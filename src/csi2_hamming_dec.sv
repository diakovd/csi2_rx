==> flow/design.v <==
package csi2_csr_pkg;
parameter int CLEAR_STAT_CR          = 0;  
parameter int PHY_ENABLE_CR          = 1;  
parameter int SCCB_SLAVE_ADDR_CR     = 2;  
parameter int LANE_0_DELAY_CR        = 3;  
parameter int LANE_1_DELAY_CR        = 4;  
parameter int DELAY_ACT_CR           = 5;  
parameter int CAM_RST_STB_CR         = 6;  
parameter int TOTAL_CR_CNT           = 7;
parameter int HEADER_ERR_CNT_SR      = 7;   
parameter int CORR_HEADER_ERR_CNT_SR = 8;   
parameter int CRC_ERR_CNT_SR         = 9;   
parameter int MAX_LN_PER_FRAME_SR    = 10;  
parameter int MIN_LN_PER_FRAME_SR    = 11;  
parameter int MAX_PX_PER_LN_SR       = 12;  
parameter int MIN_PX_PER_LN_SR       = 13;  
parameter int TOTAL_SR_CNT           = 7;
parameter int TOTAL_REGS_CNT         = 14;
endpackage
package csi2_data_types_pkg;
parameter bit [5:0] NULL            = 6'h10;
parameter bit [5:0] BLANKING        = 6'h11;
parameter bit [5:0] EMBEDDED        = 6'h12;
parameter bit [5:0] YUV_420_8       = 6'h18;
parameter bit [5:0] YUV_420_10      = 6'h19;
parameter bit [5:0] YUV_420_LEGACY  = 6'h1a;
parameter bit [5:0] YUV_8_CR_SHIFT  = 6'h1c;
parameter bit [5:0] YUV_10_CR_SHIFT = 6'h1d;
parameter bit [5:0] YUV_422_8       = 6'h1e;
parameter bit [5:0] YUV_422_10      = 6'h1f;
parameter bit [5:0] RGB_444         = 6'h20;
parameter bit [5:0] RGB_555         = 6'h21;
parameter bit [5:0] RGB_565         = 6'h22;
parameter bit [5:0] RGB_666         = 6'h23;
parameter bit [5:0] RGB_888         = 6'h24;
parameter bit [5:0] RAW_6           = 6'h28;
parameter bit [5:0] RAW_7           = 6'h29;
parameter bit [5:0] RAW_8           = 6'h2a;
parameter bit [5:0] RAW_10          = 6'h2b;
parameter bit [5:0] RAW_12          = 6'h2c;
parameter bit [5:0] RAW_14          = 6'h2d;
parameter bit [5:0] FRAME_START     = 6'h0;
parameter bit [5:0] FRAME_END       = 6'h1;
parameter bit [5:0] LINE_START      = 6'h2;
parameter bit [5:0] LINE_END        = 6'h3;
endpackage
import csi2_err_bit_pos_pkg::*;
module csi2_hamming_dec
(
  input                 clk_i,
  input                 rst_i,
  input                 valid_i,
  input        [31 : 0] data_i,
  input                 pkt_done_i,
  output logic          error_o,
  output logic          error_corrected_o,
  output logic [31 : 0] data_o,
  output logic          valid_o
);
logic [5 : 0]         generated_parity;
logic [5 : 0]         syndrome;
logic [4 : 0]         err_bit_pos;
logic [31 : 0]        data_d;
logic                 valid_d;
logic                 header_valid;
logic                 header_passed;
logic                 error_detected;
logic [4 : 0] err_bit_rom [63 : 0];
initial
  for( int i = 0; i < 64; i++ )
    err_bit_rom[i] = ROM_INIT[i];
assign syndrome       = generated_parity ^ data_i[29 : 24];
assign header_valid   = valid_d && !header_passed && !pkt_done_i;
always_ff @( posedge clk_i, posedge rst_i )
  if( rst_i )
    err_bit_pos <= '1;
  else
    err_bit_pos <= err_bit_rom[syndrome];
always_ff @( posedge clk_i, posedge rst_i )
  if( rst_i )
    header_passed <= 1'b0;
  else
    if( pkt_done_i )
      header_passed <= 1'b0;
    else
      if( header_valid )
        header_passed <= 1'b1;
always_ff @( posedge clk_i, posedge rst_i )
  if( rst_i )
    error_detected <= 1'b0;
  else
    if( pkt_done_i )
      error_detected <= 1'b0;
    else
      if( syndrome != 6'd0 )
        error_detected <= 1'b1;
      else
        error_detected <= 1'b0;
always_ff @( posedge clk_i, posedge rst_i )
  if( rst_i )
    begin
      data_d  <= '0;
      valid_d <= '0;
    end
  else
    if( pkt_done_i )
      begin
        data_d  <= 32'd0;
        valid_d <= 1'b0;
      end
    else
      begin
        data_d  <= data_i;
        valid_d <= valid_i;
      end
always_comb
  begin
    generated_parity[0] = data_i[0]  ^ data_i[1]  ^ data_i[2]  ^ data_i[4]  ^ data_i[5]  ^
                          data_i[7]  ^ data_i[10] ^ data_i[11] ^ data_i[13] ^ data_i[16] ^
                          data_i[20] ^ data_i[21] ^ data_i[22] ^ data_i[23];
    generated_parity[1] = data_i[0]  ^ data_i[1]  ^ data_i[3]  ^ data_i[4]  ^ data_i[6]  ^
                          data_i[8]  ^ data_i[10] ^ data_i[12] ^ data_i[14] ^ data_i[17] ^
                          data_i[20] ^ data_i[21] ^ data_i[22] ^ data_i[23];
    generated_parity[2] = data_i[0]  ^ data_i[2]  ^ data_i[3]  ^ data_i[5]  ^ data_i[6]  ^
                          data_i[9]  ^ data_i[11] ^ data_i[12] ^ data_i[15] ^ data_i[18] ^
                          data_i[20] ^ data_i[21] ^ data_i[22];
    generated_parity[3] = data_i[1]  ^ data_i[2]  ^ data_i[3]  ^ data_i[7]  ^ data_i[8]  ^
                          data_i[9]  ^ data_i[13] ^ data_i[14] ^ data_i[15] ^ data_i[19] ^
                          data_i[20] ^ data_i[21] ^ data_i[23];
    generated_parity[4] = data_i[4]  ^ data_i[5]  ^ data_i[6]  ^ data_i[7]  ^ data_i[8]  ^
                          data_i[9]  ^ data_i[16] ^ data_i[17] ^ data_i[18] ^ data_i[19] ^
                          data_i[20] ^ data_i[22] ^ data_i[23];
    generated_parity[5] = data_i[10] ^ data_i[11] ^ data_i[12] ^ data_i[13] ^ data_i[14] ^
                          data_i[15] ^ data_i[16] ^ data_i[17] ^ data_i[18] ^ data_i[19] ^
                          data_i[21] ^ data_i[22] ^ data_i[23];
  end
always_ff @( posedge clk_i, posedge rst_i )
  if( rst_i )
    begin
      error_o           <= 1'b0;
      error_corrected_o <= 1'b0;
    end
  else
    if( pkt_done_i )
      begin
        error_o           <= 1'b0;
        error_corrected_o <= 1'b0;
      end
    else
      if( header_valid && error_detected )
        begin
          error_o <= 1'b1;
          if( err_bit_pos != 5'hf )
            error_corrected_o <= 1'b1;
        end
always_ff @( posedge clk_i, posedge rst_i )
  if( rst_i )
    data_o <= '0;
  else
    begin
      data_o <= data_d;
      if( header_valid && error_detected && err_bit_pos != 5'h1f )
        for( int i = 0; i < 24; i++ )
          if( i == err_bit_pos )
            data_o[i] <= !data_d[i];
    end
always_ff @( posedge clk_i, posedge rst_i )
  if( rst_i )
    valid_o <= 1'b0;
  else
    if( pkt_done_i )
      valid_o <= 1'b0;
    else
      valid_o <= valid_d;
endmodule
# From RTL to reports: csi2_hamming_dec
# Tool output for the design above, in the order of the flow.
# Lines are those of the file above, counted from 1.
# Library cell names are shortened.
# A cell with - has no value.
dict set report design {
  top {csi2_hamming_dec}
  clock {clk_i}
  cell_library {sky130hd}
  pvt_corner {tt_025C_1v80}
}

# Word level
# Source: Yosys, flattened and elaborated, memories not mapped. Widths are those after wreduce. Registers that Yosys merges into a memory's read port (data or address) are not register bits. Print and check cells do not count. Equal cells are merged and count once.
dict set report word_totals {
  elab_cells 204
  regBits 75
}
dict set report op_classes {
  bitwise 74
  n_mux 60
  reduce_logical 36
  n_eq 25
}
# operator n
set op_table {}
lappend op_table {{bitwise XOR 1 bit} 73}
lappend op_table {{two-way mux 1 bit} 59}
lappend op_table {{== test 4 x 5 -> 1 bit with constant A} 8}
lappend op_table {{== test 5 bit with constant A} 8}
lappend op_table {{two-way mux 32 bit} 1}
lappend op_table {{zero test 1 bit} 26}
lappend op_table {{== test 3 x 5 -> 1 bit with constant A} 4}
lappend op_table {{== test 2 x 5 -> 1 bit with constant A} 2}
lappend op_table {{nonzero test 2 bit} 3}
lappend op_table {{bitwise XOR 6 bit} 1}
lappend op_table {{nonzero test 6 bit} 1}
lappend op_table {{== test 1 x 5 -> 1 bit with constant A} 1}
lappend op_table {{inequality test 5 x 4 -> 1 bit with constant B} 1}
lappend op_table {{inequality test 5 bit with constant B} 1}
lappend op_table {{zero test 5 bit} 1}
lappend op_table {{logical AND 1 bit} 4}
lappend op_table {{AND reduction 2 bit} 1}

# Logic depth
# Depth = most cells in a row (Yosys ltp): at word level without a register or memory, in the mapped netlist without a sequential cell, where the memories' decode and read muxes count.
dict set report logic_depth {
  depth_word 17
  abc_area 0
  ltp_mapped 6
  ltp_nobuf 6
}

# Mapped cells and area
# Source: synth_stat.txt of the flow (Yosys; design flattened, memories mapped). It holds for the ABC_AREA given above (unset counts as 0); a run with the other value may have another netlist.
dict set report synth_totals {
  ffs 70
  area_um2 2622.5
  seq_area_um2 1752.9
  cell_count 182
}
# cell_type n
set types {}
lappend types {dfrtp_1 69}
lappend types {xnor2_1 32}
lappend types {nor2b_1 33}
lappend types {xnor3_1 4}
lappend types {clkbuf_1 15}
lappend types {xor2_1 5}
lappend types {xnor2_2 2}
lappend types {dfstp_2 1}
lappend types {xnor3_4 1}
lappend types {xnor3_2 1}
lappend types {nand2b_1 2}
lappend types {nor3_1 2}
lappend types {nor3_2 1}
lappend types {a31o_1 1}
lappend types {nor2b_2 1}
lappend types {buf_4 1}
lappend types {inv_1 2}
lappend types {nand3b_1 1}
# Not listed: further types 7, cells in them 8.

# Path before layout
# Source: OpenSTA report_checks on the synthesized netlist (no wires, ideal clock, input and output delay 20% of the period each), path of least setup slack; recovery checks are left aside. Register names are those of the netlist, which keeps one name where synthesis merged equal registers.
dict set report synth_path {
  kind {input to register}
  from {input data_i[8]}
  to {register error_detected}
  path_delay_ns 1.437
  period_ns 2.22
  arrival_ns 1.744
  path_stages 6
  path_buffers 0
  setup_ns 0.137
  slack_ns 0.339
  required_ns 2.083
  t_first_pin_ns 0.444
  input_delay_ns 0.444
  period_less_setup_slack_ns 1.881
}
# "path_delay_ns" = arrival - input delay + setup time.
# "path_stages" counts driving pins, that of a launching flip-flop among them; a cell with two outputs on the path counts twice.
# "period_less_setup_slack_ns" = period - worst setup slack (recovery checks aside). The figure is calculated, with input and output delays left at 20% of the set period.
# Between the ends stands the longest chain of elaborated cells between them, by number of cells; it is not shown to be the way that was timed. Of several equally long chains one is given.
# A line is the first line of the expression or statement that the cell stems from. Yosys adds cells for indexed reads and writes and turns some case tables into memories.
# A register here has more assigning lines than the two given.
dict set report synth_between {
  cell_sequence {xnor2_1 xnor3_2 xnor3_1 nor3_2 nand2b_1 a31oi_1}
  elab_chain_len 13
}
# item line
set synth_rtl {}
lappend synth_rtl {{from (decl)} 53} ;# input        [31 : 0] data_i,
lappend synth_rtl {{bitwise XOR 1 bit (9 in a row)} 121} ;# generated_parity[1] = data_i[0]  ^ data_i[1]  ^ data_i[3]  ^ data_i[4]  ^ data_i[6]  ^
lappend synth_rtl {{bitwise XOR 6 bit} 72} ;# assign syndrome       = generated_parity ^ data_i[29 : 24];
lappend synth_rtl {{nonzero test 6 bit} 95} ;# if( syndrome != 6'd0 )
lappend synth_rtl {{two-way mux 1 bit} 95}
lappend synth_rtl {{two-way mux 1 bit} 92} ;# if( pkt_done_i )
lappend synth_rtl {{to (assign)} 90} ;# error_detected <= 1'b0;
lappend synth_rtl {{to (assign)} 93} ;# error_detected <= 1'b0;
lappend synth_rtl {{to (decl)} 67} ;# logic                 error_detected;

# Path in the finished layout
# Path of least setup slack in the final report of run 1 (OpenROAD, finished layout, wires in). Where an end is a register, its clock arrival counts in the times.
dict set report layout_path {
  kind {input to register}
  from {input data_i[15]}
  to {register error_detected}
  path_buffers 2
  t_first_pin_ns 0.36
  slack_ns -0.06
  required_ns 2.00
  path_stages 8
  setup_ns 0.15
  period_ns 1.8
  input_delay_ns 0.36
  arrival_ns 2.06
}
# Between the ends stands the longest chain of elaborated cells between them, by number of cells; it is not shown to be the way that was timed. Of several equally long chains one is given.
# A register here has more assigning lines than the two given.
dict set report layout_between {
  cell_sequence {dlygate4sd2_1 xnor2_2 buf_4 xnor3_1 xor2_2 nor3_2 a31o_1 a31oi_4}
  elab_chain_len 12
}
# item line
set layout_rtl {}
lappend layout_rtl {{from (decl)} 53} ;# input        [31 : 0] data_i,
lappend layout_rtl {{bitwise XOR 1 bit (8 in a row)} 133} ;# generated_parity[5] = data_i[10] ^ data_i[11] ^ data_i[12] ^ data_i[13] ^ data_i[14] ^
lappend layout_rtl {{bitwise XOR 6 bit} 72} ;# assign syndrome       = generated_parity ^ data_i[29 : 24];
lappend layout_rtl {{nonzero test 6 bit} 95} ;# if( syndrome != 6'd0 )
lappend layout_rtl {{two-way mux 1 bit} 95}
lappend layout_rtl {{two-way mux 1 bit} 92} ;# if( pkt_done_i )
lappend layout_rtl {{to (assign)} 90} ;# error_detected <= 1'b0;
lappend layout_rtl {{to (assign)} 93} ;# error_detected <= 1'b0;
lappend layout_rtl {{to (decl)} 67} ;# logic                 error_detected;

; Stored flow runs of csi2_hamming_dec (2 of them; Yosys, OpenROAD, sky130hd). They differ in their settings and are not a sequence. Constraints: input delay and output delay 20% of the set period each, output load 0.01 pF.
; "achieved_clock_period_ns" means the clock period less the worst setup slack. The figure is calculated, with input and output delays left at 20% of the set period.
; "worst_path_ns": the worst setup path's part of the clock period (all of it between registers, 20% less for each end at a port) less its slack. A launch clock that arrives late makes it longer, a capture clock that arrives late makes it shorter.
; "design_power_mw": no workload was simulated; the value follows from the tool's default switching activity.

[run 1: settings]
period_ns = 1.8
CORE_UTILIZATION = 36
PLACE_DENSITY_LB_ADDON = 0.03
CELL_PAD_IN_SITES_DETAIL_PLACEMENT = 2
ABC_AREA = 0
GPL_TIMING_DRIVEN = 0
CTS_CLUSTER_SIZE = 39
MIN_ROUTING_LAYER = met2
CAP_MARGIN = 20
CORE_MARGIN = 2
SLEW_MARGIN = 20
[run 1: results]
synth_area_um2 = 2622.5
design_die_area_um2 = 7983.4
final_cell_area_um2 = 4006.3
finish.utilization_pct = 56.1
setup_worst_slack_ns = -0.058
setupTns_ns = -0.058
fin_hold_ws_ns = 0.285
design_power_mw = 4.016
achieved_clock_period_ns = 1.858
worst_path_ns = 1.50
critical_path_type = input to register

[run 2: settings]
period_ns = 3.04
CORE_UTILIZATION = 46
SETUP_SLACK_MARGIN = -0.24
PLACE_DENSITY_LB_ADDON = 0.03
TNS_END_PERCENT = 35
ABC_AREA = 1
GPL_ROUTABILITY_DRIVEN = 0
CTS_CLUSTER_DIAMETER = 223
CAP_MARGIN = 10
SLEW_MARGIN = 30
CORE_MARGIN = 2
[run 2: results]
synth_area_um2 = 3271.9
design_die_area_um2 = 7803.1
final_cell_area_um2 = 4220.3
finish.utilization_pct = 61.8
setup_worst_slack_ns = 1.050
setupTns_ns = 0.000
fin_hold_ws_ns = 0.346
design_power_mw = 2.118
achieved_clock_period_ns = 1.990
worst_path_ns = 1.38
critical_path_type = input to register
