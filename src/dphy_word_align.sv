==> flow/design.v <==
package csi2_csr_pkg;
parameter int CLEAR_STAT_CR          = 0;  
parameter int PHY_ENABLE_CR          = 1;  
parameter int SCCB_SLAVE_ADDR_CR     = 2;  
parameter int LANE_0_DELAY_CR        = 3;  
parameter int LANE_1_DELAY_CR        = 4;  
parameter int DELAY_ACT_CR           = 5;  
parameter int CAM_RST_STB_CR         = 6;  
parameter int TOTAL_CR_CNT           = 7;
parameter int HEADER_ERR_CNT_SR      = 7;   
parameter int CORR_HEADER_ERR_CNT_SR = 8;   
parameter int CRC_ERR_CNT_SR         = 9;   
parameter int MAX_LN_PER_FRAME_SR    = 10;  
parameter int MIN_LN_PER_FRAME_SR    = 11;  
parameter int MAX_PX_PER_LN_SR       = 12;  
parameter int MIN_PX_PER_LN_SR       = 13;  
parameter int TOTAL_SR_CNT           = 7;
parameter int TOTAL_REGS_CNT         = 14;
endpackage
package csi2_data_types_pkg;
parameter bit [5:0] NULL            = 6'h10;
parameter bit [5:0] BLANKING        = 6'h11;
parameter bit [5:0] EMBEDDED        = 6'h12;
parameter bit [5:0] YUV_420_8       = 6'h18;
parameter bit [5:0] YUV_420_10      = 6'h19;
parameter bit [5:0] YUV_420_LEGACY  = 6'h1a;
parameter bit [5:0] YUV_8_CR_SHIFT  = 6'h1c;
parameter bit [5:0] YUV_10_CR_SHIFT = 6'h1d;
parameter bit [5:0] YUV_422_8       = 6'h1e;
parameter bit [5:0] YUV_422_10      = 6'h1f;
parameter bit [5:0] RGB_444         = 6'h20;
parameter bit [5:0] RGB_555         = 6'h21;
parameter bit [5:0] RGB_565         = 6'h22;
parameter bit [5:0] RGB_666         = 6'h23;
parameter bit [5:0] RGB_888         = 6'h24;
parameter bit [5:0] RAW_6           = 6'h28;
parameter bit [5:0] RAW_7           = 6'h29;
parameter bit [5:0] RAW_8           = 6'h2a;
parameter bit [5:0] RAW_10          = 6'h2b;
parameter bit [5:0] RAW_12          = 6'h2c;
parameter bit [5:0] RAW_14          = 6'h2d;
parameter bit [5:0] FRAME_START     = 6'h0;
parameter bit [5:0] FRAME_END       = 6'h1;
parameter bit [5:0] LINE_START      = 6'h2;
parameter bit [5:0] LINE_END        = 6'h3;
endpackage
module dphy_word_align #(
  parameter int DATA_LANES = 4
)(
  input                                    clk_i,
  input                                    rst_i,
  input                                    eop_i,
  input        [DATA_LANES - 1 : 0][7 : 0] byte_data_i,
  input        [DATA_LANES - 1 : 0]        valid_i,
  output logic                             reset_align_o,
  output logic [DATA_LANES - 1 : 0][7 : 0] word_o,
  output logic                             valid_o
);
logic [DATA_LANES - 1 : 0][7 : 0] word_d1;
logic [DATA_LANES - 1 : 0][7 : 0] word_d2;
logic [DATA_LANES - 1 : 0][7 : 0] word_d3;
logic [DATA_LANES - 1 : 0]        valid_d1;
logic [DATA_LANES - 1 : 0]        valid_d2;
logic [DATA_LANES - 1 : 0]        valid_d3;
logic [DATA_LANES - 1 : 0][1 : 0] sel_delay;
logic [DATA_LANES - 1 : 0][1 : 0] sel_delay_reg;
logic                             one_lane_sync;
logic                             all_lanes_valid;
logic                             invalid_start;
assign all_lanes_valid = &valid_d1;
assign invalid_start   = one_lane_sync && !all_lanes_valid;
assign reset_align_o   = eop_i || invalid_start;
always_ff @( posedge clk_i, posedge rst_i )
  if( rst_i )
    begin
      word_d1  <= '0;
      word_d2  <= '0;
      word_d3  <= '0;
      valid_d1 <= '0;
      valid_d2 <= '0;
      valid_d3 <= '0;
    end
  else
    begin
      word_d1  <= byte_data_i;
      word_d2  <= word_d1;
      word_d3  <= word_d2;
      valid_d1 <= valid_i;
      valid_d2 <= valid_d1;
      valid_d3 <= valid_d2;
    end
always_ff @( posedge clk_i, posedge rst_i )
  if( rst_i )
    valid_o <= 1'b0;
  else
    if( eop_i )
      valid_o <= 1'b0;
    else
      if( all_lanes_valid && &valid_i )
        valid_o <= 1'b1;
always_comb
  begin
    one_lane_sync = 1'b0;
    for( int i = 0; i < DATA_LANES; i++ )
      if( valid_d1[i] && valid_d2[i] && valid_d3[i] )
        one_lane_sync = 1'b1;
  end
always_ff @( posedge clk_i, posedge rst_i )
  if( rst_i )
    sel_delay_reg <= '0;
  else
    sel_delay_reg <= sel_delay;
always_comb
  begin
    sel_delay = sel_delay_reg;
    if( all_lanes_valid && !valid_o )
      for( int i = 0; i < DATA_LANES; i++ )
        if( valid_d3[i] )
          sel_delay[i] = 2'd2;
        else
          if( valid_d2[i] )
            sel_delay[i] = 2'd1;
          else
            sel_delay[i] = 2'd0;
  end
always_ff @( posedge clk_i, posedge rst_i )
  if( rst_i )
    word_o <= '0;
  else
    for( int i = 0; i < DATA_LANES; i++ )
      if( sel_delay[i] == 2'd2 )
        word_o[i] <= word_d3[i];
      else
        if( sel_delay[i] == 2'd1 )
          word_o[i] <= word_d2[i];
        else
          word_o[i] <= word_d1[i];
endmodule
### Reports on dphy_word_align

What the tools print for dphy_word_align, step after step.
Lines are those of the file above, counted from 1.
Operators carry their Yosys type and port widths (W data, S select, Z words).
Not given: --

| set-up | value |
|---|---|
| top module | dphy_word_align |
| clock port | clk_i |
| cell library | sky130hd |
| library corner | tt_025C_1v80 |

### Elaborated design

Yosys after proc, flatten, opt, wreduce and memory -nomap, before mapping. Memory bits, and registers merged into a memory's read port (data or address), are not among the register bits. Print and check cells are not counted. Equal cells are merged and count once.

| word-level totals | value |
|---|---|
| register bits | 149 |
| bits in latches | 0 |
| RAM bits | 0 |
| bits in read-only memories | 0 |
| word width x clocked read ports | 0 |
| memories | 0 |
| input bits | 39 |
| elaborated cells | 60 |

| cells by class | value |
|---|---|
| add/subtract/negate cells | 0 |
| $mul | 0 |
| div/mod/pow operators | 0 |
| order comparisons | 0 |
| eq/ne operators | 8 |
| shift operators | 0 |
| multiplexer cells | 26 |
| bitwise operators | 0 |
| reduce/logical cells | 17 |

Operator list:

| cell | count |
|---|---|
| $mux W8 | 8 |
| $mux W2 | 8 |
| $logic_and A1 B1 Y1 | 11 |
| $mux W1 | 10 |
| $eq A2 B1 Y1 const B | 4 |
| $eq A2 B2 Y1 const B | 4 |
| $reduce_and A4 Y1 | 2 |
| $logic_not A1 Y1 | 2 |
| $reduce_bool A2 Y1 | 1 |
| $logic_or A1 B1 Y1 | 1 |

### Depth

Yosys ltp: most cells in a row. Word level: on the elaborated netlist, between registers, memories and ports. Mapped: between sequential cells and ports; inverters and the memories' decode and read muxes count.

| logic depth | value |
|---|---|
| depth after elaboration | 8 |
| ABC_AREA | 0 |
| mapped depth | 6 |
| gate-level depth less buffers | 4 |

### Synthesis result

Source: synth_stat.txt of the flow (Yosys; design flattened, memories mapped). It holds for the ABC_AREA given above (unset counts as 0); a run with the other value may have another netlist.

Cell types:

| cell | count |
|---|---|
| sky130_fd_sc_hd__dfrtp_1 | 149 |
| sky130_fd_sc_hd__mux2_2 | 32 |
| sky130_fd_sc_hd__a221oi_1 | 32 |
| sky130_fd_sc_hd__o22a_1 | 32 |
| sky130_fd_sc_hd__o22ai_1 | 32 |
| sky130_fd_sc_hd__inv_1 | 37 |
| sky130_fd_sc_hd__nor2_1 | 35 |
| sky130_fd_sc_hd__o32ai_4 | 4 |
| sky130_fd_sc_hd__nand2_1 | 12 |
| sky130_fd_sc_hd__buf_2 | 7 |
| sky130_fd_sc_hd__clkbuf_1 | 8 |
| sky130_fd_sc_hd__o31ai_1 | 4 |
| sky130_fd_sc_hd__nand4_4 | 1 |
| sky130_fd_sc_hd__o21ai_0 | 4 |
| sky130_fd_sc_hd__o21ai_1 | 4 |
| sky130_fd_sc_hd__clkinv_1 | 4 |
| sky130_fd_sc_hd__nand3_1 | 3 |
| sky130_fd_sc_hd__a21o_1 | 1 |

Other cell types: 6; their cells: 6.

| synthesis totals | value |
|---|---|
| standard cells after synthesis | 407 |
| chip area (Yosys) | 5507.8 sq um |
| area of sequential cells | 3728.6 sq um |
| flip-flops | 149 |
| buffers | 16 |

### Timing after synthesis

OpenSTA on the mapped netlist: ideal clock, no wires. The path of least setup slack (recovery checks aside). Input and output delay are each 20% of the period. Register names are those of the netlist, which keeps one name where synthesis merged equal registers.

| timing path post-synthesis | value |
|---|---|
| kind | flip-flop to flip-flop |
| from | reg valid_d1[2] |
| to | reg word_o |
| clock period | 1.38 ns |
| library setup time | 0.143 ns |
| time at the first pin | 0.000 ns |
| arrival time | 1.346 ns |
| data required time | 1.237 ns |
| setup slack | -0.109 ns |
| delay of the path | 1.489 ns |
| stages on the path | 6 |
| buffers on the path | 1 |
| period reached after synthesis | 1.489 ns |

"delay of the path" = arrival - input delay + setup time.
"stages on the path": output pins that drive a net of the path, with the launching flip-flop's if there is one; two outputs of one cell count as two.
"period reached after synthesis" is the clock period less the worst setup slack; recovery checks do not enter. This is arithmetic on one report: input and output delays are still those of the set period (20% each).
An end named without its bit number is one bit of that signal or, where synthesis recoded a state register, one of its new flip-flops.
The rows between start and end are the longest chain of elaborated cells between them; the timing report does not say that the signal goes this way. Where chains are equally long, one stands for them.
A line is the first line of the expression or statement that the cell stems from. Yosys adds cells for indexed reads and writes and turns some case tables into memories.
At most two assigning lines are given for a register; there are more.

| between the ends, post-synthesis | value |
|---|---|
| cell sequence | sky130_fd_sc_hd__dfrtp_1 sky130_fd_sc_hd__nand4_4 sky130_fd_sc_hd__or2_0 sky130_fd_sc_hd__buf_4 sky130_fd_sc_hd__o32ai_4 sky130_fd_sc_hd__a221oi_1 |
| cells in the longest elaborated chain | 6 |
| elaborated cells on any way between the ends | 7 |
| source lines of those cells | 4 |

RTL lines, path post-synthesis:

| element | line | RTL |
|---|---|---|
| start, declared | 62 | `logic [DATA_LANES - 1 : 0]        valid_d1;` |
| start, assigned | 79 | `valid_d1 <= '0;` |
| start, assigned | 88 | `valid_d1 <= valid_i;` |
| $reduce_and A4 Y1 | 70 | `assign all_lanes_valid = &valid_d1;` |
| $logic_and A1 B1 Y1 | 116 | `if( all_lanes_valid && !valid_o )` |
| $mux W2 | 116 |  |
| $eq A2 B1 Y1 | 134 | `if( sel_delay[i] == 2'd1 )` |
| $mux W8 | 134 |  |
| $mux W8 | 131 | `if( sel_delay[i] == 2'd2 )` |
| end, assigned | 132 | `word_o[i] <= word_d3[i];` |
| end, assigned | 135 | `word_o[i] <= word_d2[i];` |
| end, declared | 56 | `output logic [DATA_LANES - 1 : 0][7 : 0] word_o,` |

### Worst path after layout

From the final timing report of job 1: the path of least setup slack in the routed layout; clock arrival at registers is part of the times.

| timing path post-layout | value |
|---|---|
| kind | flip-flop to output port |
| from | reg valid_d1[3] |
| to | out reset_align_o |
| clock period | 1.82 ns |
| output delay | 0.36 ns |
| time at the first pin | 0.42 ns |
| arrival time | 1.55 ns |
| data required time | 1.46 ns |
| setup slack | -0.09 ns |
| stages on the path | 6 |
| buffers on the path | 1 |

The rows between start and end are the longest chain of elaborated cells between them; the timing report does not say that the signal goes this way. Where chains are equally long, one stands for them.

| between the ends, post-layout | value |
|---|---|
| cell sequence | sky130_fd_sc_hd__dfrtp_1 sky130_fd_sc_hd__and3_1 sky130_fd_sc_hd__a31oi_1 sky130_fd_sc_hd__nand3_1 sky130_fd_sc_hd__a21o_1 sky130_fd_sc_hd__buf_2 |
| cells in the longest elaborated chain | 5 |
| elaborated cells on any way between the ends | 7 |
| source lines of those cells | 4 |

RTL lines, path post-layout:

| element | line | RTL |
|---|---|---|
| start, declared | 62 | `logic [DATA_LANES - 1 : 0]        valid_d1;` |
| start, assigned | 79 | `valid_d1 <= '0;` |
| start, assigned | 88 | `valid_d1 <= valid_i;` |
| $logic_and A1 B1 Y1 x2 | 105 | `if( valid_d1[i] && valid_d2[i] && valid_d3[i] )` |
| $mux W1 | 105 |  |
| $logic_and A1 B1 Y1 | 71 | `assign invalid_start   = one_lane_sync && !all_lanes_valid;` |
| $logic_or A1 B1 Y1 | 72 | `assign reset_align_o   = eop_i \|\| invalid_start;` |
| end, declared | 55 | `output logic                             reset_align_o,` |

Data sheet: physical implementation of dphy_word_align

2 stored runs of dphy_word_align in the flow (synthesis by Yosys, layout by OpenROAD, sky130hd cells), in arbitrary order. Constraints: input delay and output delay 20% of the set period each, output load 0.01 pF.
"period achieved" = clock period - worst setup slack. The figure is calculated, with input and output delays left at 20% of the set period.
"time on the worst setup path" means the part of the period allowed to the worst setup path (the constraints hold back 20% at inputs and 20% at outputs) less its slack; where the path has registers, the arrival times of their clocks count too.
Among the settings, n/a means not set for that run.
Among the results, n/a means that no value is shown for the run.

| run name | period_ns | SETUP_SLACK_MARGIN | CAP_MARGIN | CORE_MARGIN | CORE_UTILIZATION | SLEW_MARGIN | PLACE_DENSITY_LB_ADDON | CELL_PAD_IN_SITES_DETAIL_PLACEMENT | GPL_ROUTABILITY_DRIVEN | CTS_CLUSTER_SIZE | MIN_ROUTING_LAYER | MAX_ROUTING_LAYER | post-synthesis cell area (sq um) | die area (sq um) | standard-cell area after routing (sq um) | final utilization (%) | worst slack on setup checks (ns) | sum of negative setup slack (ns) | period achieved (ns) | time on the worst setup path (ns) | class of the worst setup path |
|---|---|---|---|---|---|---|---|---|---|---|---|---|---|---|---|---|---|---|---|---|---|
| job 1 | 1.82 | 0.3 | 20 | 2 | 40 | 20 | n/a | n/a | n/a | n/a | n/a | n/a | 5507.8 | 14724.6 | 7674.9 | 57.5 | -0.091 | -0.091 | 1.911 | 1.55 | flip-flop to output port |
| job 2 | 1.25 | n/a | 0 | 6 | 69 | 20 | 0.25 | 1 | 0 | 39 | met2 | met4 | n/a | n/a | n/a | n/a | n/a | n/a | n/a | n/a | n/a |

Job 2: stopped before the end: placement reported DPL-0033
