==> flow/design.v <==
package csi2_csr_pkg;
parameter int CLEAR_STAT_CR          = 0;  
parameter int PHY_ENABLE_CR          = 1;  
parameter int SCCB_SLAVE_ADDR_CR     = 2;  
parameter int LANE_0_DELAY_CR        = 3;  
parameter int LANE_1_DELAY_CR        = 4;  
parameter int DELAY_ACT_CR           = 5;  
parameter int CAM_RST_STB_CR         = 6;  
parameter int TOTAL_CR_CNT           = 7;
parameter int HEADER_ERR_CNT_SR      = 7;   
parameter int CORR_HEADER_ERR_CNT_SR = 8;   
parameter int CRC_ERR_CNT_SR         = 9;   
parameter int MAX_LN_PER_FRAME_SR    = 10;  
parameter int MIN_LN_PER_FRAME_SR    = 11;  
parameter int MAX_PX_PER_LN_SR       = 12;  
parameter int MIN_PX_PER_LN_SR       = 13;  
parameter int TOTAL_SR_CNT           = 7;
parameter int TOTAL_REGS_CNT         = 14;
endpackage
package csi2_data_types_pkg;
parameter bit [5:0] NULL            = 6'h10;
parameter bit [5:0] BLANKING        = 6'h11;
parameter bit [5:0] EMBEDDED        = 6'h12;
parameter bit [5:0] YUV_420_8       = 6'h18;
parameter bit [5:0] YUV_420_10      = 6'h19;
parameter bit [5:0] YUV_420_LEGACY  = 6'h1a;
parameter bit [5:0] YUV_8_CR_SHIFT  = 6'h1c;
parameter bit [5:0] YUV_10_CR_SHIFT = 6'h1d;
parameter bit [5:0] YUV_422_8       = 6'h1e;
parameter bit [5:0] YUV_422_10      = 6'h1f;
parameter bit [5:0] RGB_444         = 6'h20;
parameter bit [5:0] RGB_555         = 6'h21;
parameter bit [5:0] RGB_565         = 6'h22;
parameter bit [5:0] RGB_666         = 6'h23;
parameter bit [5:0] RGB_888         = 6'h24;
parameter bit [5:0] RAW_6           = 6'h28;
parameter bit [5:0] RAW_7           = 6'h29;
parameter bit [5:0] RAW_8           = 6'h2a;
parameter bit [5:0] RAW_10          = 6'h2b;
parameter bit [5:0] RAW_12          = 6'h2c;
parameter bit [5:0] RAW_14          = 6'h2d;
parameter bit [5:0] FRAME_START     = 6'h0;
parameter bit [5:0] FRAME_END       = 6'h1;
parameter bit [5:0] LINE_START      = 6'h2;
parameter bit [5:0] LINE_END        = 6'h3;
endpackage
module csi2_stat_acc
(
  input           clk_i,
  input           rst_i,
  input           video_data_val_i,
  input           video_eol_i,
  input           video_frame_start_i,
  input           video_proc_ready_i,
  input           clear_stat_i,
  input           header_err_i,
  input           corr_header_err_i,
  input           crc_err_i,
  output [31 : 0] header_err_cnt_o,
  output [31 : 0] corr_header_err_cnt_o,
  output [31 : 0] crc_err_cnt_o,
  output [31 : 0] max_ln_per_frame_o,
  output [31 : 0] min_ln_per_frame_o,
  output [31 : 0] max_px_per_ln_o,
  output [31 : 0] min_px_per_ln_o  
);
logic header_err_d1;
logic header_err_d2;
logic corr_header_err_d1;
logic corr_header_err_d2;
logic crc_err_d1;
logic crc_err_d2;
always_ff @( posedge clk_i, posedge rst_i )
  if( rst_i )
    begin
      header_err_d1      <= '0; 
      header_err_d2      <= '0; 
      corr_header_err_d1 <= '0; 
      corr_header_err_d2 <= '0; 
      crc_err_d1         <= '0; 
      crc_err_d2         <= '0; 
    end
  else
    begin
      header_err_d1      <= header_err_i;
      header_err_d2      <= header_err_d1;
      corr_header_err_d1 <= corr_header_err_i;
      corr_header_err_d2 <= corr_header_err_d1;
      crc_err_d1         <= crc_err_i;
      crc_err_d2         <= crc_err_d1;
    end
logic [31 : 0] header_err_cnt;
logic [31 : 0] corr_header_err_cnt;
logic [31 : 0] crc_err_cnt;
logic [31 : 0] px_cnt;
logic [31 : 0] max_px_per_ln;
logic [31 : 0] min_px_per_ln;
logic [31 : 0] ln_cnt;
logic [31 : 0] max_ln_per_frame;
logic [31 : 0] min_ln_per_frame;
assign header_err_cnt_o      = header_err_cnt;
assign corr_header_err_cnt_o = corr_header_err_cnt;
assign crc_err_cnt_o         = crc_err_cnt;
assign max_ln_per_frame_o    = max_ln_per_frame;
assign min_ln_per_frame_o    = min_ln_per_frame;
assign max_px_per_ln_o       = max_px_per_ln;
assign min_px_per_ln_o       = min_px_per_ln;
always_ff @( posedge clk_i, posedge rst_i )
  if( rst_i )
    header_err_cnt <= '0;
  else
    if( clear_stat_i )
      header_err_cnt <= '0;
    else
      if( header_err_d2 )
        header_err_cnt <= header_err_cnt + 1'b1;
always_ff @( posedge clk_i, posedge rst_i )
  if( rst_i )
    corr_header_err_cnt <= '0;
  else
    if( clear_stat_i )
      corr_header_err_cnt <= '0;
    else
      if( header_err_d2 && corr_header_err_d2 )
        corr_header_err_cnt <= corr_header_err_cnt + 1'b1;
always_ff @( posedge clk_i, posedge rst_i )
  if( rst_i )
    crc_err_cnt <= '0;
  else
    if( clear_stat_i )
      crc_err_cnt <= '0;
    else
      if( crc_err_d2 )
        crc_err_cnt <= crc_err_cnt + 1'b1;
always_ff @( posedge clk_i, posedge rst_i )
  if( rst_i )
    px_cnt <= '0;
  else
    if( video_data_val_i && video_proc_ready_i )
      if( video_eol_i )
        px_cnt <= '0;
      else
        px_cnt <= px_cnt + 1'b1;
always_ff @( posedge clk_i, posedge rst_i )
  if( rst_i )
    max_px_per_ln <= '0;
  else
    if( clear_stat_i )
      max_px_per_ln <= '0;
    else
      if( video_data_val_i && video_proc_ready_i && video_eol_i )
        if( ( px_cnt + 1'b1 ) > max_px_per_ln )
          max_px_per_ln <= px_cnt + 1'b1;
always_ff @( posedge clk_i, posedge rst_i )
  if( rst_i )
    min_px_per_ln <= '1;
  else
    if( clear_stat_i )
      min_px_per_ln <= '1;
    else
      if( video_data_val_i && video_proc_ready_i && video_eol_i )
        if( ( px_cnt + 1'b1 ) < min_px_per_ln )
          min_px_per_ln <= px_cnt + 1'b1;
always_ff @( posedge clk_i, posedge rst_i )
  if( rst_i )
    ln_cnt <= '0;
  else
    if( video_data_val_i && video_proc_ready_i )
      if( video_frame_start_i )
        ln_cnt <= '0;
      else
        if( video_eol_i )
          ln_cnt <= ln_cnt + 1'b1;
always_ff @( posedge clk_i, posedge rst_i )
  if( rst_i )
    max_ln_per_frame <= '0;
  else
    if( clear_stat_i )
      max_ln_per_frame <= '0;
    else
      if( video_data_val_i && video_proc_ready_i && video_frame_start_i )
        if( ln_cnt > max_ln_per_frame )
          max_ln_per_frame <= ln_cnt;
always_ff @( posedge clk_i, posedge rst_i )
  if( rst_i )
    min_ln_per_frame <= '1;
  else
    if( clear_stat_i )
      min_ln_per_frame <= '1;
    else
      if( video_data_val_i && video_proc_ready_i && video_frame_start_i )
        min_ln_per_frame <= ln_cnt;
endmodule
# ---- Reports on csi2_stat_acc
# Tool output for the design above, in the order of the flow.
# Lines are those of the file above, counted from 1.
# Operators carry their Yosys type and port widths (W data, S select, Z words).
# Cell names lack the library's common part.
# A cell with - has no value.
dict set report setup {
  top_module {csi2_stat_acc}
  clk_port {clk_i}
  cell_library {sky130hd}
  corner {tt_025C_1v80}
}

# ---- Word-level counts
# Counts by Yosys on the flattened word-level netlist (proc, flatten, opt, wreduce; memories kept). Register bits leave out memories and registers merged into their read ports (data or address). Print and check cells are left out. Cells with the same type and inputs are merged into one.
dict set report classes {
  addsub 5
  n_cmp 3
  n_mux 20
  n_reduce_logical 17
}
# cell count
set ops {}
lappend ops {{$mux W32} 20}
lappend ops {{$add A32 B1 Y32 const B} 5}
lappend ops {{$gt A32 B32 Y1} 2}
lappend ops {{$lt A32 B32 Y1} 1}
lappend ops {{$reduce_bool A2 Y1} 9}
lappend ops {{$reduce_and A2 Y1} 4}
lappend ops {{$logic_and A1 B1 Y1} 4}
dict set report word_totals {
  register_bits 294
  elab_cells 60
}

# ---- Logic depth
# Longest topological path by Yosys (ltp), each cell counted once; first at word level (registers and memories cut), then after technology mapping (sequential cells cut; the memories' decode and read muxes count).
dict set report logic_depth {
  depth_word 5
  abc_area 0
  depth_mapped 16
  depth_no_buf 13
}

# ---- Netlist
# The flow's flattened synthesis, as Yosys stat reports it; memories are mapped. The netlist is that of the ABC_AREA named above (0 if unset); the other value can give another one.
# Totals and module areas in this step are rounded.
dict set report mapped {
  mapped_cells 1724
  area_um2 16000
  seq_area_um2 7400
  flip_flops 294
  n_buf 82
}
# type count area_total_um2
set types {}
lappend types {dfrtp_1 230 5755.52}
lappend types {dfstp_2 64 1.68E+03}
lappend types {ha_1 100 1251.2}
lappend types {nand2_1 237 889.603}
lappend types {xor2_1 69 604.33}
lappend types {nor2_1 147 551.779}
lappend types {xnor2_1 59 516.746}
lappend types {inv_1 135 506.736}
lappend types {nand4_1 76 475.456}
lappend types {mux2i_1 42 420.403}
lappend types {nand3_1 77 385.37}
lappend types {o21ai_0 74 370.355}
lappend types {a21oi_1 70 350.336}
lappend types {or3_1 31 193.936}
lappend types {clkbuf_1 51 191.434}
lappend types {and4_1 18 157.651}
lappend types {o31ai_1 21 157.651}
lappend types {nor4_1 24 150.144}
# Not listed: further types 53, cells in them 199.

# ---- Worst setup path after synthesis
# OpenSTA on the mapped netlist: ideal clock, no wires. The path of least setup slack (recovery checks aside). Input and output delay are each 20% of the period. Register names are those of the netlist, which keeps one name where synthesis merged equal registers.
dict set report synth_path {
  kind {reg-to-reg}
  startpoint {reg px_cnt[0]}
  endpoint {reg max_px_per_ln[14]}
  clock_period_ps 6030
  setup_time_ps 96
  t_arrival_ps 3868
  t_required_ps 5934
  path_slack_ps 2067
  delay_ps 3964
  stages 16
  path_buffers 2
  synth_period_reached_ps 3963
}
# "delay_ps" is the arrival time less input delay plus setup time.
# "stages": output pins that drive a net of the path, with the launching flip-flop's if there is one; two outputs of one cell count as two.
# "synth_period_reached_ps" is the clock period less the worst setup slack; recovery checks do not enter. This is arithmetic on one report: input and output delays are still those of the set period (20% each).
# Between the ends stands the longest chain of elaborated cells between them, by number of cells; it is not shown to be the way that was timed. Of several equally long chains one is given.
# Each line given opens the expression or statement behind the cell; cells for indexed reads and writes are added by Yosys, which also makes memories of some case tables.
# At most two assigning lines are given for a register; there are more.
dict set report synth_between {
  path_cell_list {dfrtp_1 -> ha_1 -> nand3_2 -> or4_1 -> buf_6 -> nor4_4 -> xnor2_1 -> clkinv_2 -> ha_1 -> nand4_1 -> nor4_1 -> nor3b_1 -> o31ai_2 -> and2_0 -> clkbuf_1 -> o31ai_1}
  elab_chain_len 5
  cells_between 7
}
# item line
set synth_rtl {}
lappend synth_rtl {{start: declaration} 95} ;# logic [31 : 0] px_cnt;
lappend synth_rtl {{start: assignment} 137} ;# px_cnt <= '0;
lappend synth_rtl {{start: assignment} 143} ;# px_cnt <= px_cnt + 1'b1;
lappend synth_rtl {{$add A32 B1 Y32} 152} ;# if( ( px_cnt + 1'b1 ) > max_px_per_ln )
lappend synth_rtl {{$gt A32 B32 Y1} 152}
lappend synth_rtl {{$mux W32} 152}
lappend synth_rtl {{$mux W32} 151} ;# if( video_data_val_i && video_proc_ready_i && video_eol_i )
lappend synth_rtl {{$mux W32} 148} ;# if( clear_stat_i )
lappend synth_rtl {{end: assignment} 149} ;# max_px_per_ln <= '0;
lappend synth_rtl {{end: assignment} 153} ;# max_px_per_ln <= px_cnt + 1'b1;
lappend synth_rtl {{end: declaration} 96} ;# logic [31 : 0] max_px_per_ln;

# ---- Path in the finished layout
# From the final timing report of stored run 1: the path of least setup slack in the routed layout; clock arrival at registers is part of the times.
# The path's times are printed in steps of 10 ps; the period is the one set.
dict set report layout_path {
  kind {reg-to-reg}
  startpoint {reg px_cnt[1]}
  endpoint {reg max_px_per_ln[27]}
  clock_period_ps 3790
  setup_time_ps 90
  t_arrival_ps 4130
  t_required_ps 4260
  path_slack_ps 130
  stages 19
  path_buffers 7
}
# Between the ends stands the longest chain of elaborated cells between them, by number of cells; it is not shown to be the way that was timed. Of several equally long chains one is given.
# At most two assigning lines are given for a register; there are more.
dict set report layout_between {
  path_cell_list {dfrtp_1 -> buf_4 -> buf_6 -> nand4_4 -> or4_4 -> buf_6 -> nor2_4 -> xnor2_2 -> inv_2 -> buf_4 -> ha_4 -> nand4_1 -> buf_4 -> a2111oi_4 -> buf_4 -> o31ai_4 -> and2_4 -> clkbuf_16 -> o31ai_2}
  elab_chain_len 5
  cells_between 7
}
# item line
set layout_rtl {}
lappend layout_rtl {{start: declaration} 95} ;# logic [31 : 0] px_cnt;
lappend layout_rtl {{start: assignment} 137} ;# px_cnt <= '0;
lappend layout_rtl {{start: assignment} 143} ;# px_cnt <= px_cnt + 1'b1;
lappend layout_rtl {{$add A32 B1 Y32} 152} ;# if( ( px_cnt + 1'b1 ) > max_px_per_ln )
lappend layout_rtl {{$gt A32 B32 Y1} 152}
lappend layout_rtl {{$mux W32} 152}
lappend layout_rtl {{$mux W32} 151} ;# if( video_data_val_i && video_proc_ready_i && video_eol_i )
lappend layout_rtl {{$mux W32} 148} ;# if( clear_stat_i )
lappend layout_rtl {{end: assignment} 149} ;# max_px_per_ln <= '0;
lappend layout_rtl {{end: assignment} 153} ;# max_px_per_ln <= px_cnt + 1'b1;
lappend layout_rtl {{end: declaration} 96} ;# logic [31 : 0] max_px_per_ln;

; Below are 2 stored runs of the flow (Yosys, OpenROAD; platform sky130hd) on csi2_stat_acc, each with its settings and what was measured, unordered. Constraints: input delay and output delay 20% of the set period each, output load 0.01 pF.
; "clock_period_reached_ps" means the clock period less the worst setup slack. The figure is calculated, with input and output delays left at 20% of the set period.
; "worstPathTime_ps" means the part of the period allowed to the worst setup path (the constraints hold back 20% at inputs and 20% at outputs) less its slack; where the path has registers, the arrival times of their clocks count too.
; "total_power_uw" is the tool's figure for a default switching activity; nothing was simulated.
; "worstPathTime_ps" is known to 10 ps.
; The results are shown rounded.

[stored run 1: settings]
period_ns = 3.79
CORE_UTILIZATION = 18
SETUP_SLACK_MARGIN = 1.04
PLACE_DENSITY = 0.54
CELL_PAD_IN_SITES_GLOBAL_PLACEMENT = 2
TNS_END_PERCENT = 95
ABC_AREA = 0
GPL_TIMING_DRIVEN = 1
GPL_ROUTABILITY_DRIVEN = 1
SLEW_MARGIN = 20
CAP_MARGIN = 20
CORE_MARGIN = 2
[stored run 1: results]
synthesis_area_um2 = 16000
dieArea_um2 = 92000
cell_area_final_um2 = 23000
finish.utilization_frac = 0.26
setup_ws_ps = 130
setup_tns_ps = 0
holdWs_ps = 350
total_power_uw = 8200
clock_period_reached_ps = 3664
worstPathTime_ps = 3660
path_kind = reg-to-reg

[stored run 2: settings]
period_ns = 4.7
CORE_UTILIZATION = 19
SETUP_SLACK_MARGIN = 0.81
TNS_END_PERCENT = 70
CTS_CLUSTER_SIZE = 17
CAP_MARGIN = 20
CORE_MARGIN = 2
SLEW_MARGIN = 20
[stored run 2: results]
synthesis_area_um2 = 16000
dieArea_um2 = 87000
cell_area_final_um2 = 22000
finish.utilization_frac = 0.26
setup_ws_ps = 860
setup_tns_ps = 0
holdWs_ps = 350
total_power_uw = 6300
clock_period_reached_ps = 3840
worstPathTime_ps = 3840
path_kind = reg-to-reg
